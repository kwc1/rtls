==> flow/design.v <==
module SimpleFIFO(
	input clk,
	input rst_n,
	input read,
	input write,
	input [31:0] d_in,
	output [31:0] d_out,
	output full,  
	output empty,  
	output reg wr_ack,  
	output reg wr_err,  
	output reg rd_ack,  
	output reg rd_err,  
	output reg [4:0] data_count  
);
	localparam [2:0] INIT = 3'b000; 
	localparam [2:0] NO_OP = 3'b001;
	localparam [2:0] READ = 3'b010;
	localparam [2:0] RD_ERROR = 3'b011;
	localparam [2:0] WRITE = 3'b100;
	localparam [2:0] WR_ERROR = 3'b101;
	reg [2:0] state;
	reg [2:0] next_state;
	reg [4:0] next_data_count;
	reg [3:0] head, tail;
	reg [3:0] next_head, next_tail;
	reg [31:0] BUFFER[0:15]; 
	reg [31:0] next_data;
	assign full = (data_count == 5'd16)?1'b1:1'b0;
	assign empty = (data_count == 5'd0)?1'b1:1'b0;
	assign d_out = BUFFER[head];
	always @(posedge clk, negedge rst_n) begin
		if(~rst_n) {state, data_count, head, tail} <= 13'b000; 
		else begin 
			state <= next_state;
			data_count <= next_data_count;
			head <= next_head;
			tail <= next_tail;
			BUFFER[tail] <= next_data;
		end
	end
	always @(read, write, data_count, state) begin
		case ({read, write})
			2'b00: 
				next_state <= NO_OP;
			2'b10: 
				if(data_count > 0) next_state <= READ;
				else next_state <= RD_ERROR;
			2'b01: 
				if(data_count < 16) next_state <= WRITE;
				else next_state <= WR_ERROR;
			2'b11: 
				next_state <= NO_OP;
			default:
				next_state <= 3'bxxx;
		endcase
	end
	always @(read, write, data_count, head, tail, d_in) begin
		if({write, read} == 2'b00 || {write, read} == 2'b11) begin 
				next_head <= head;
				next_tail <= tail;
				next_data_count <= data_count;
				next_data <= BUFFER[tail];
		end
		else if(write == 1'b1) begin 
			if(data_count == 16) begin 
				next_head <= head;
				next_tail <= tail;
				next_data_count <= data_count;
				next_data <= BUFFER[tail];
			end
			else begin 
				next_head <= head;
				next_tail <= tail + 1'b1;
				next_data_count <= data_count + 1'b1;
				next_data <= d_in;
			end
		end
		else if(read == 1'b1) begin
			if(data_count == 0) begin 
				next_head <= head;
				next_tail <= tail;
				next_data_count <= data_count;
				next_data <= BUFFER[tail];
			end
			else begin 
				next_head <= head + 1'b1;
				next_tail <= tail;
				next_data_count <= data_count - 1'b1;
				next_data <= BUFFER[tail];
			end
		end
		else begin 
			{next_head, next_tail, next_data_count} = 15'bxxxx_xxxx_xxxx;
			next_data <= 32'dx;
		end
	end	
	always @(state) begin
		case(state)
			INIT:
				{wr_ack, wr_err, rd_ack, rd_err} = 4'b0000;
			NO_OP:
				{wr_ack, wr_err, rd_ack, rd_err} = 4'b0000;
			READ:
				{wr_ack, wr_err, rd_ack, rd_err} = 4'b0010;
			RD_ERROR: 
				{wr_ack, wr_err, rd_ack, rd_err} = 4'b0001;
			WRITE:
				{wr_ack, wr_err, rd_ack, rd_err} = 4'b1000;
			WR_ERROR:
				{wr_ack, wr_err, rd_ack, rd_err} = 4'b0100;
			default: 
				{wr_ack, wr_err, rd_ack, rd_err} <= 4'bx;
		endcase
	end
endmodule
module MemoryControl
(
	input clk,
	input rst_n,
	output [31:0] MEM_ADDR,
	output [31:0] MEM_DOUT,
	input  [31:0] MEM_DIN,
	output reg MEM_CEN,
	output reg MEM_WR,
	input [3:0] IDP_CMD,
	input [31:0] IDP_ADDR,
	input IDP_REQ,
	output MEM_IDP_SEL,
	input [3:0] CCM_CMD,
	input [31:0] CCM_ADDR,
	input CCM_REQ,
	output MEM_CCM_SEL,
	input [3:0] PRE_CMD,
	input [31:0] PRE_ADDR,
	input PRE_REQ,
	output MEM_PRE_SEL,
	input PRE_WR_BUF,
	input [31:0] PRE_DIN,
	input [3:0] TOP_CMD,
	input [31:0] TOP_ADDR,
	input TOP_REQ,
	output MEM_TOP_SEL,
	output [31:0] DOUT,
	output reg MEM_VLD,
	output reg MEM_FIN
);
	localparam STA_IDLE = 4'd0;
	localparam STA_SEL_REQ_WAIT = 4'd1;
	localparam STA_SEL_TOP = 4'd2;
	localparam STA_SEL_CCM = 4'd3;
	localparam STA_SEL_IDP = 4'd4;
	localparam STA_SEL_PRE = 4'd5;
	localparam STA_DECODE_CMD = 4'd6;
	localparam STA_READ_REQ = 4'd7;
	localparam STA_READ_WAIT = 4'd8;
	localparam STA_READ_BUFF = 4'd9;
	localparam STA_POP_RD_BUFF = 4'd10;
	localparam STA_WRT_REQ = 4'd11;
	localparam STA_WRT_WAIT = 4'd12;
	localparam STA_WRT_BUFF = 4'd13;
	reg [3:0] state, next_state;
	reg [3:0] SELECT_ORDER, next_SELECT_ORDER;
	reg [3:0] SELECTED_DEVICE, next_SELECTED_DEVICE;
	reg [3:0] DEV_CMD, next_DEV_CMD;
	reg [31:0] DEV_ADDR, next_DEV_ADDR;
	reg WrBufRead, RdBufRead, RdBufWrite;
	reg [3:0] waitCntr, next_wait_cntr;
	assign MEM_IDP_SEL = SELECTED_DEVICE[3];
	assign MEM_PRE_SEL = SELECTED_DEVICE[2];
	assign MEM_CCM_SEL = SELECTED_DEVICE[1];
	assign MEM_TOP_SEL = SELECTED_DEVICE[0];
	assign MEM_ADDR = DEV_ADDR;
	wire WrBuf_WRACK, WrBuf_RDACK;
	wire WrBuf_empty, WrBuf_full;
	SimpleFIFO _WrBuf(clk, rst_n, PRE_WR_BUF, WrBufRead, PRE_DIN, MEM_DIN, WrBuf_RDACK, WrBuf_WRACK);
	wire RdBuf_WRACK, RdBuf_RDACK;
	wire RdBuf_empty, RdBuf_full;
	wire [4:0] rdCnt;
	SimpleFIFO _RdBuf(clk, rst_n, RdBufRead, RdBufWrite, MEM_DOUT, DOUT, RdBuf_full, RdBuf_empty, RdBuf_RDACK, , RdBuf_WRACK, , rdCnt);
	always @(posedge clk, negedge rst_n) begin
		if(~rst_n) begin
			state <= 4'b0000;
			SELECT_ORDER <= 4'b1000;
			SELECTED_DEVICE <= 4'b0000;
			DEV_CMD <= 4'b0000;
			DEV_ADDR <= 32'd0;
			waitCntr <= 4'd0;
		end
		else begin
			state <= next_state;
			SELECT_ORDER <= next_SELECT_ORDER;
			SELECTED_DEVICE <= next_SELECTED_DEVICE;
			DEV_CMD <= next_DEV_CMD;
			DEV_ADDR <= next_DEV_ADDR;
			waitCntr <= next_wait_cntr;
		end
	end
	always @(*) begin
		case(state)
		STA_IDLE: begin
			if(IDP_REQ||TOP_REQ||CCM_REQ||PRE_REQ) next_state <= STA_SEL_REQ_WAIT;
			else next_state <= STA_IDLE;
		end
		STA_SEL_REQ_WAIT: begin
			if     ((SELECT_ORDER[0] == 1'b1 & TOP_REQ) || (TOP_REQ&~CCM_REQ&~IDP_REQ&~PRE_REQ)) next_state <= STA_SEL_TOP;
			else if((SELECT_ORDER[1] == 1'b1 & CCM_REQ) || (~TOP_REQ&CCM_REQ&~IDP_REQ&~PRE_REQ)) next_state <= STA_SEL_CCM;
			else if((SELECT_ORDER[2] == 1'b1 & IDP_REQ) || (~TOP_REQ&~CCM_REQ&IDP_REQ&~PRE_REQ)) next_state <= STA_SEL_IDP;
			else if((SELECT_ORDER[3] == 1'b1 & PRE_REQ) || (~TOP_REQ&~CCM_REQ&~IDP_REQ&PRE_REQ)) next_state <= STA_SEL_PRE;
			else next_state <= STA_SEL_REQ_WAIT;
		end
		STA_SEL_TOP: begin
			next_state <= STA_DECODE_CMD;
		end
		STA_SEL_CCM: begin
			next_state <= STA_DECODE_CMD;
		end
		STA_SEL_IDP: begin
			next_state <= STA_DECODE_CMD;
		end
		STA_SEL_PRE: begin
			next_state <= STA_DECODE_CMD;
		end
		STA_DECODE_CMD: begin
			if(DEV_CMD[3] == 1'b0) next_state <= STA_READ_REQ; 
			else next_state <= STA_WRT_REQ; 
		end
		STA_READ_REQ: begin 
			next_state <= STA_READ_WAIT;
		end
		STA_READ_WAIT: begin 
			if(waitCntr == 4'd15) next_state <= STA_READ_BUFF;
			else next_state <= STA_READ_WAIT;
		end
		STA_READ_BUFF: begin 
			if(DEV_CMD[2:0] > 0) next_state <= STA_READ_REQ; 
			else next_state <= STA_POP_RD_BUFF; 
		end
		STA_POP_RD_BUFF: begin
			if(rdCnt == 1) next_state <= STA_IDLE; 
			else next_state <= STA_POP_RD_BUFF;
		end
		STA_WRT_REQ: begin
			next_state <= STA_WRT_WAIT;
		end
		STA_WRT_WAIT: begin
			next_state <= STA_WRT_BUFF;
		end
		STA_WRT_BUFF: begin
			if(DEV_CMD[2:0] > 0) next_state <= STA_WRT_REQ; 
			else next_state <= STA_IDLE; 
		end
		default: 
			next_state <= 4'dx;
		endcase
	end
	always @(*) begin
		case(state)
		STA_IDLE: begin
			next_SELECT_ORDER <= SELECT_ORDER;
			next_SELECTED_DEVICE <= SELECTED_DEVICE;
			next_DEV_CMD <= DEV_CMD;
			next_DEV_ADDR <= DEV_ADDR;
			MEM_CEN <= 1'b0;
			MEM_WR <= 1'b0;
			WrBufRead <= 1'b0;
			RdBufRead <= 1'b0;
			RdBufWrite <= 1'b0;
			MEM_VLD <= 1'b0;
			MEM_FIN <= 1'b0;
			next_wait_cntr <= waitCntr;
		end
		STA_SEL_REQ_WAIT: begin
			next_SELECT_ORDER <= {SELECT_ORDER[2:0], SELECT_ORDER[3]}; 
			next_SELECTED_DEVICE <= SELECTED_DEVICE;
			next_DEV_CMD <= DEV_CMD;
			next_DEV_ADDR <= DEV_ADDR;
			MEM_CEN <= 1'b0;
			MEM_WR <= 1'b0;
			WrBufRead <= 1'b0;
			RdBufRead <= 1'b0;
			RdBufWrite <= 1'b0;
			MEM_VLD <= 1'b0;
			MEM_FIN <= 1'b0;
			next_wait_cntr <= waitCntr;
		end
		STA_SEL_TOP: begin
			next_SELECT_ORDER <= SELECT_ORDER;
			next_SELECTED_DEVICE <= 4'b0001;
			next_DEV_CMD <= TOP_CMD;
			next_DEV_ADDR <= TOP_ADDR;
			MEM_CEN <= 1'b0;
			MEM_WR <= 1'b0;
			WrBufRead <= 1'b0;
			RdBufRead <= 1'b0;
			RdBufWrite <= 1'b0;
			MEM_VLD <= 1'b0;
			MEM_FIN <= 1'b0;
			next_wait_cntr <= waitCntr;
		end
		STA_SEL_CCM: begin
			next_SELECT_ORDER <= SELECT_ORDER;
			next_SELECTED_DEVICE <= 4'b0010;
			next_DEV_CMD <= CCM_CMD;
			next_DEV_ADDR <= CCM_ADDR;
			MEM_CEN <= 1'b0;
			MEM_WR <= 1'b0;
			WrBufRead <= 1'b0;
			RdBufRead <= 1'b0;
			RdBufWrite <= 1'b0;
			MEM_VLD <= 1'b0;
			MEM_FIN <= 1'b0;
			next_wait_cntr <= waitCntr;
		end
		STA_SEL_PRE: begin
			next_SELECT_ORDER <= SELECT_ORDER;
			next_SELECTED_DEVICE <= 4'b0100;
			next_DEV_CMD <= PRE_CMD;
			next_DEV_ADDR <= PRE_ADDR;
			MEM_CEN <= 1'b0;
			MEM_WR <= 1'b0;
			WrBufRead <= 1'b0;
			RdBufRead <= 1'b0;
			RdBufWrite <= 1'b0;
			MEM_VLD <= 1'b0;
			MEM_FIN <= 1'b0;
			next_wait_cntr <= waitCntr;
		end
		STA_SEL_IDP: begin
			next_SELECT_ORDER <= SELECT_ORDER;
			next_SELECTED_DEVICE <= 4'b1000;
			next_DEV_CMD <= IDP_CMD;
			next_DEV_ADDR <= IDP_ADDR;
			MEM_CEN <= 1'b0;
			MEM_WR <= 1'b0;
			WrBufRead <= 1'b0;
			RdBufRead <= 1'b0;
			RdBufWrite <= 1'b0;
			MEM_VLD <= 1'b0;
			MEM_FIN <= 1'b0;
			next_wait_cntr <= waitCntr;
		end
		STA_DECODE_CMD: begin
			next_SELECT_ORDER <= SELECT_ORDER;
			next_SELECTED_DEVICE <= 4'd0;
			next_DEV_CMD <= DEV_CMD;
			next_DEV_ADDR <= DEV_ADDR;
			MEM_CEN <= 1'b0;
			MEM_WR <= 1'b0;
			WrBufRead <= 1'b0;
			RdBufRead <= 1'b0;
			RdBufWrite <= 1'b0;
			MEM_VLD <= 1'b0;
			MEM_FIN <= 1'b0;
			next_wait_cntr <= waitCntr;
		end
		STA_READ_REQ: begin
			next_SELECT_ORDER <= SELECT_ORDER;
			next_SELECTED_DEVICE <= SELECTED_DEVICE;
			next_DEV_CMD <= DEV_CMD;
			next_DEV_ADDR <= DEV_ADDR;
			MEM_CEN <= 1'b0;
			MEM_WR <= 1'b0;
			WrBufRead <= 1'b0;
			RdBufRead <= 1'b0;
			RdBufWrite <= 1'b0;
			MEM_VLD <= 1'b0;
			MEM_FIN <= 1'b0;
			next_wait_cntr <= waitCntr;
		end
		STA_READ_WAIT: begin
			next_SELECT_ORDER <= SELECT_ORDER;
			next_SELECTED_DEVICE <= SELECTED_DEVICE;
			next_DEV_CMD <= DEV_CMD;
			next_DEV_ADDR <= DEV_ADDR;
			MEM_CEN <= 1'b1;
			MEM_WR <= 1'b0;
			WrBufRead <= 1'b0;
			RdBufRead <= 1'b0;
			RdBufWrite <= 1'b0;
			MEM_VLD <= 1'b0;
			MEM_FIN <= 1'b0;
			next_wait_cntr <= waitCntr + 1;
		end
		STA_READ_BUFF: begin
			next_SELECT_ORDER <= SELECT_ORDER;
			next_SELECTED_DEVICE <= SELECTED_DEVICE;
			next_DEV_CMD <=  {DEV_CMD[3], DEV_CMD[2:0] - 3'd1};
			next_DEV_ADDR <= DEV_ADDR + 32'd4;
			MEM_CEN <= 1'b0;
			MEM_WR <= 1'b0;
			WrBufRead <= 1'b0;
			RdBufRead <= 1'b0;
			RdBufWrite <= 1'b1;
			if(DEV_CMD[2:0] == 3'd0) MEM_VLD <= 1'b1; 
			else MEM_VLD <= 1'b0;
			MEM_FIN <= 1'b0;
			next_wait_cntr <= waitCntr;
		end
		STA_POP_RD_BUFF: begin
			next_SELECT_ORDER <= SELECT_ORDER;
			next_SELECTED_DEVICE <= SELECTED_DEVICE;
			next_DEV_CMD <= DEV_CMD;
			next_DEV_ADDR <= DEV_ADDR;
			MEM_CEN <= 1'b0;
			MEM_WR <= 1'b0;
			WrBufRead <= 1'b0;
			RdBufRead <= 1'b1;
			RdBufWrite <= 1'b0;
			MEM_VLD <= 1'b0;
			if(rdCnt == 1) MEM_FIN <= 1'b1;
			else MEM_FIN <= 1'b0;
			next_wait_cntr <= waitCntr;
		end
		STA_WRT_REQ: begin
			next_SELECT_ORDER <= SELECT_ORDER;
			next_SELECTED_DEVICE <= SELECTED_DEVICE;
			next_DEV_CMD <= DEV_CMD;
			next_DEV_ADDR <= DEV_ADDR;
			MEM_CEN <= 1'b0;
			MEM_WR <= 1'b1;
			WrBufRead <= 1'b1;
			RdBufRead <= 1'b0;
			RdBufWrite <= 1'b0;
			MEM_VLD <= 1'b0;
			MEM_FIN <= 1'b0;
			next_wait_cntr <= waitCntr;
		end
		STA_WRT_WAIT: begin
			next_SELECT_ORDER <= SELECT_ORDER;
			next_SELECTED_DEVICE <= SELECTED_DEVICE;
			next_DEV_CMD <= DEV_CMD;
			next_DEV_ADDR <= DEV_ADDR;
			MEM_CEN <= 1'b1;
			MEM_WR <= 1'b1;
			WrBufRead <= 1'b0;
			RdBufRead <= 1'b0;
			RdBufWrite <= 1'b0;
			MEM_VLD <= 1'b0;
			MEM_FIN <= 1'b0;
			next_wait_cntr <= waitCntr;
		end
		STA_WRT_BUFF: begin
			next_SELECT_ORDER <= SELECT_ORDER;
			next_SELECTED_DEVICE <= SELECTED_DEVICE;
			next_DEV_CMD <= {DEV_CMD[3], DEV_CMD[2:0] - 3'd1}; 
			next_DEV_ADDR <= DEV_ADDR + 32'd4;
			MEM_CEN <= 1'b0;
			MEM_WR <= 1'b0;
			WrBufRead <= 1'b0;
			RdBufRead <= 1'b0;
			RdBufWrite <= 1'b0;
			MEM_VLD <= 1'b0;
			if(DEV_CMD[2:0] == 3'd1) MEM_FIN <= 1'b1;
			else MEM_FIN <= 1'b0;
			next_wait_cntr <= waitCntr;
		end
		default: begin
			next_SELECT_ORDER <= 4'dx;
			next_SELECTED_DEVICE <= 4'dx;
			next_DEV_CMD <= 32'dx;
			next_DEV_ADDR <= 32'dx;
			MEM_CEN <= 1'bx;
			MEM_WR <= 1'bx;
			WrBufRead <= 1'bx;
			RdBufRead <= 1'bx;
			RdBufWrite <= 1'bx;
			MEM_VLD <= 1'bx;
			MEM_FIN <= 1'dx;
			next_wait_cntr <= 4'dx;
		end
		endcase
	end
endmodule
==> Reports on MemoryControl <==
What the tools print for MemoryControl, step after step.
Lines are those of the file above, counted from 1.
Library cell names are shortened.
{ "design": {"top": "MemoryControl", "clock_port": "clk", "library": "sky130hd", "lib_corner": "tt_025C_1v80"} }

==> Elaborated design <==
Source: Yosys, flattened and elaborated. Widths are those after wreduce. Registers that Yosys merges into a memory's read port (data or address) are not register bits. Print and check cells do not count. Equal cells are merged and count once.
{ "bits": {"ff_bits": 577, "out_inout_bits": 104, "word_cells": 195} }
{ "classes": {"addsub": 7, "compare": 1, "eq_ne": 52, "n_mux": 39, "n_logic": 23, "reduce_and_logical": 47} }
{ "ops": {"columns": ["cell", "count"], "rows": [
  ["32-bit case mux with 16-bit select", 1],
  ["32-bit case mux with 15-bit select", 1],
  ["32-bit case mux with 5-bit select", 1],
  ["32-bit two-way mux", 4],
  ["4-bit equality test with constant B", 23],
  ["13-bit OR reduction", 4],
  ["4-bit by 3-bit equality test with 1-bit output with constant B", 12],
  ["4-bit case mux with 11-bit select", 1],
  ["4-bit two-way mux", 10],
  ["4-bit case mux with 5-bit select", 2],
  ["12-bit OR reduction", 3],
  ["2-bit AND reduction", 17],
  ["32-bit by 3-bit adder with 32-bit output with constant B", 1],
  ["4-bit by 2-bit equality test with 1-bit output with constant B", 6],
  ["5-bit two-way mux", 4],
  ["1-bit bitwise AND", 15],
  ["4-bit by 1-bit adder with 4-bit output with constant B", 3],
  ["4-bit by 1-bit equality test with 1-bit output with constant B", 3],
  ["4-bit zero test", 3],
  ["3-bit two-way mux", 4],
  ["1-bit case mux with 2-bit select", 5],
  ["3-bit AND reduction", 3],
  ["9-bit OR reduction", 1],
  ["1-bit logical OR", 8],
  ["1-bit inverter", 8],
  ["8-bit OR reduction", 1],
  ["2-bit inequality test with constant B", 3],
  ["2-bit OR reduction", 3]
]} }
Other operator kinds: 15; their cells: 19.

==> Depth <==
Yosys ltp: most cells in a row. Word level: on the elaborated netlist, between registers, memories and ports. Mapped: between sequential cells and ports; inverters and the memories' decode and read muxes count.
{ "logic_depth": {"word_depth": 10, "abc_area": 0, "ltp_mapped": 10} }

==> Netlist <==
The flow's flattened synthesis, as Yosys stat reports it; memories are mapped. The netlist is that of the ABC_AREA named above (0 if unset); the other value can give another one.
{ "mapped": {"stdcells": 2318, "area_um2": 28409.7, "sequential_area_um2": 17254.0, "ff_cells": 587} }
{ "types": {"columns": ["cell", "count", "area_total_um2"], "rows": [
  ["edfxtp_1", 512, 1.54E+04],
  ["dfrtp_1", 73, 1.83E+03],
  ["a222oi_1", 87, 870.835],
  ["a22oi_1", 104, 780.749],
  ["o21ai_0", 148, 740.71],
  ["mux2i_1", 67, 670.643],
  ["a22o_1", 71, 621.846],
  ["nand2_1", 162, 608.083],
  ["mux2_2", 52, 585.562],
  ["a221oi_1", 66, 578.054],
  ["nor2_1", 134, 502.982],
  ["clkbuf_1", 127, 476.707],
  ["nand3_1", 91, 455.437],
  ["a21oi_1", 83, 415.398],
  ["a31oi_1", 57, 356.592],
  ["buf_4", 32, 240.23],
  ["buf_2", 46, 230.221],
  ["ha_1", 18, 225.216]
]} }
Other cell types: 61; their cells: 388.
By module: a second synthesis without flattening, with its own total; a netlist apart from the flattened one above.
{ "hier_totals": {"cells_unflattened": 2321, "area_unflattened_um2": 28725.0} }
Each row is one instance without its submodules.
{ "by_module": {"columns": ["module", "instances", "n_cells", "mod_area_um2"], "rows": [
  ["SimpleFIFO", 1, 1825, 24432.2],
  ["MemoryControl", 1, 496, 4292.9]
]} }

==> Worst setup path after synthesis <==
Path of least setup slack by OpenSTA after synthesis, without wires, with an ideal clock, recovery checks aside; 20% of the period is set as input and as output delay. Where synthesis merged equal registers, the netlist keeps one of their names.
{ "synth_path": {"kind": "reg-to-reg", "startpoint": "reg _RdBuf.tail[3]", "endpoint": "reg _RdBuf.BUFFER[0][0]", "tclk_ns": 5.07, "setup_time_ns": 0.468, "arrival_ns": 3.700, "required_ns": 4.602, "setup_slack_ns": 0.902, "delay_ns": 4.168, "path_stages": 7, "n_path_buf": 4, "synth_period_reached_ns": 4.168} }
"delay_ns" = arrival - input delay + setup time.
"path_stages": output pins that drive a net of the path, with the launching flip-flop's if there is one; two outputs of one cell count as two.
"synth_period_reached_ns" is the clock period less the worst setup slack; recovery checks do not enter. This is arithmetic on one report: input and output delays are still those of the set period (20% each).
Between the ends stands the longest chain of elaborated cells between them, by number of cells; it is not shown to be the way that was timed. Of several equally long chains one is given.
A line is the first line of the expression or statement that the cell stems from. Yosys adds cells for indexed reads and writes and turns some case tables into memories.
Only ways into the end's enable, where the timed path ends, are counted here.
{ "synth_via": {"cell_sequence": "dfrtp_1 -> buf_2 -> buf_2 -> buf_2 -> buf_2 -> nand2b_1 -> nor3b_1", "elab_chain_cells": 2, "cells_between": 2} }
{ "synth_rtl": {"columns": ["item", "line", "text"], "rows": [
  ["start, declared", 25, "reg [3:0] head, tail;"],
  ["start, assigned", 38, "tail <= next_tail;"],
  ["4-bit zero test", 39, "BUFFER[tail] <= next_data;"],
  ["2-bit AND reduction", null, null],
  ["end, assigned", 39, null],
  ["end, declared", 27, "reg [31:0] BUFFER[0:15];"]
]} }

==> Worst path after layout <==
Path of least setup slack in the final report of record 1 (OpenROAD, finished layout, wires in). Where an end is a register, its clock arrival counts in the times.
{ "layout_path": {"kind": "reg-to-output", "startpoint": "reg _RdBuf.head[3]", "endpoint": "out DOUT[10]", "tclk_ns": 8.42, "arrival_ns": 4.86, "required_ns": 6.74, "setup_slack_ns": 1.88, "path_stages": 9, "n_path_buf": 3} }
Between the ends stands the longest chain of elaborated cells between them, by number of cells; it is not shown to be the way that was timed. Of several equally long chains one is given.
{ "layout_via": {"cell_sequence": "dfrtp_4 -> buf_4 -> nor2b_1 -> buf_4 -> and2_0 -> a22o_1 -> a2111oi_0 -> a41oi_1 -> clkdlybuf4s50_1", "elab_chain_cells": 2, "cells_between": 17} }
{ "layout_rtl": {"columns": ["item", "line", "text"], "rows": [
  ["start, declared", 25, "reg [3:0] head, tail;"],
  ["start, assigned", 37, "head <= next_head;"],
  ["4-bit equality test", 31, "assign d_out = BUFFER[head];"],
  ["32-bit case mux with 16-bit select", 31, null],
  ["end, declared", 144, "output [31:0] DOUT,"]
]} }

Hand-over note for MemoryControl

Module MemoryControl, platform sky130hd: 2 stored runs of the flow (Yosys, OpenROAD) with differing settings, in no particular order. Input and output delays are each 20% of the period that was set; the output load is 0.01 pF.
"achievedPeriod_ns": clock period set for the run, less the worst setup slack. It is reckoned from that one timing run; input and output delays stay at 20% of the period that was set.
"worstPathTime_ns" means the part of the period allowed to the worst setup path (the constraints hold back 20% at inputs and 20% at outputs) less its slack; where the path has registers, the arrival times of their clocks count too.
"fin_power_uw": no workload was simulated; the value follows from the tool's default switching activity.
[
  {
    "run": "record 1",
    "settings": { "period_ns": 8.42, "CORE_UTILIZATION": 36, "SETUP_SLACK_MARGIN": 0.18, "PLACE_DENSITY_LB_ADDON": 0.07, "CELL_PAD_IN_SITES_DETAIL_PLACEMENT": 0, "TNS_END_PERCENT": 95, "MAX_ROUTING_LAYER": "met5", "CAP_MARGIN": 20, "CORE_MARGIN": 2, "SLEW_MARGIN": 20 },
    "results": { "achievedPeriod_ns": 6.541, "final_setup_ws_ns": 1.879, "fin_power_uw": 16006, "worstPathTime_ns": 4.86, "critical_path_kind": "reg-to-output", "synthArea_um2": 28409.7, "total_die_area_um2": 81179.4, "tns_setup_ns": 0.000, "final_util_frac": 0.435, "hold_worst_slack_ns": 0.469, "finish.stdcell_area_um2": 34209.1 }
  },
  {
    "run": "record 2",
    "settings": { "period_ns": 3.86, "CORE_UTILIZATION": 69, "SETUP_SLACK_MARGIN": 0.62, "PLACE_DENSITY_LB_ADDON": 0.08, "CELL_PAD_IN_SITES_DETAIL_PLACEMENT": 2, "GPL_TIMING_DRIVEN": 1, "GPL_ROUTABILITY_DRIVEN": 1, "CTS_CLUSTER_DIAMETER": 85, "CAP_MARGIN": 5, "MAX_ROUTING_LAYER": "met5", "CORE_MARGIN": 2, "SLEW_MARGIN": 20 },
    "outcome": "did not finish, placement stopped with DPL-0033"
  }
]

End of note.
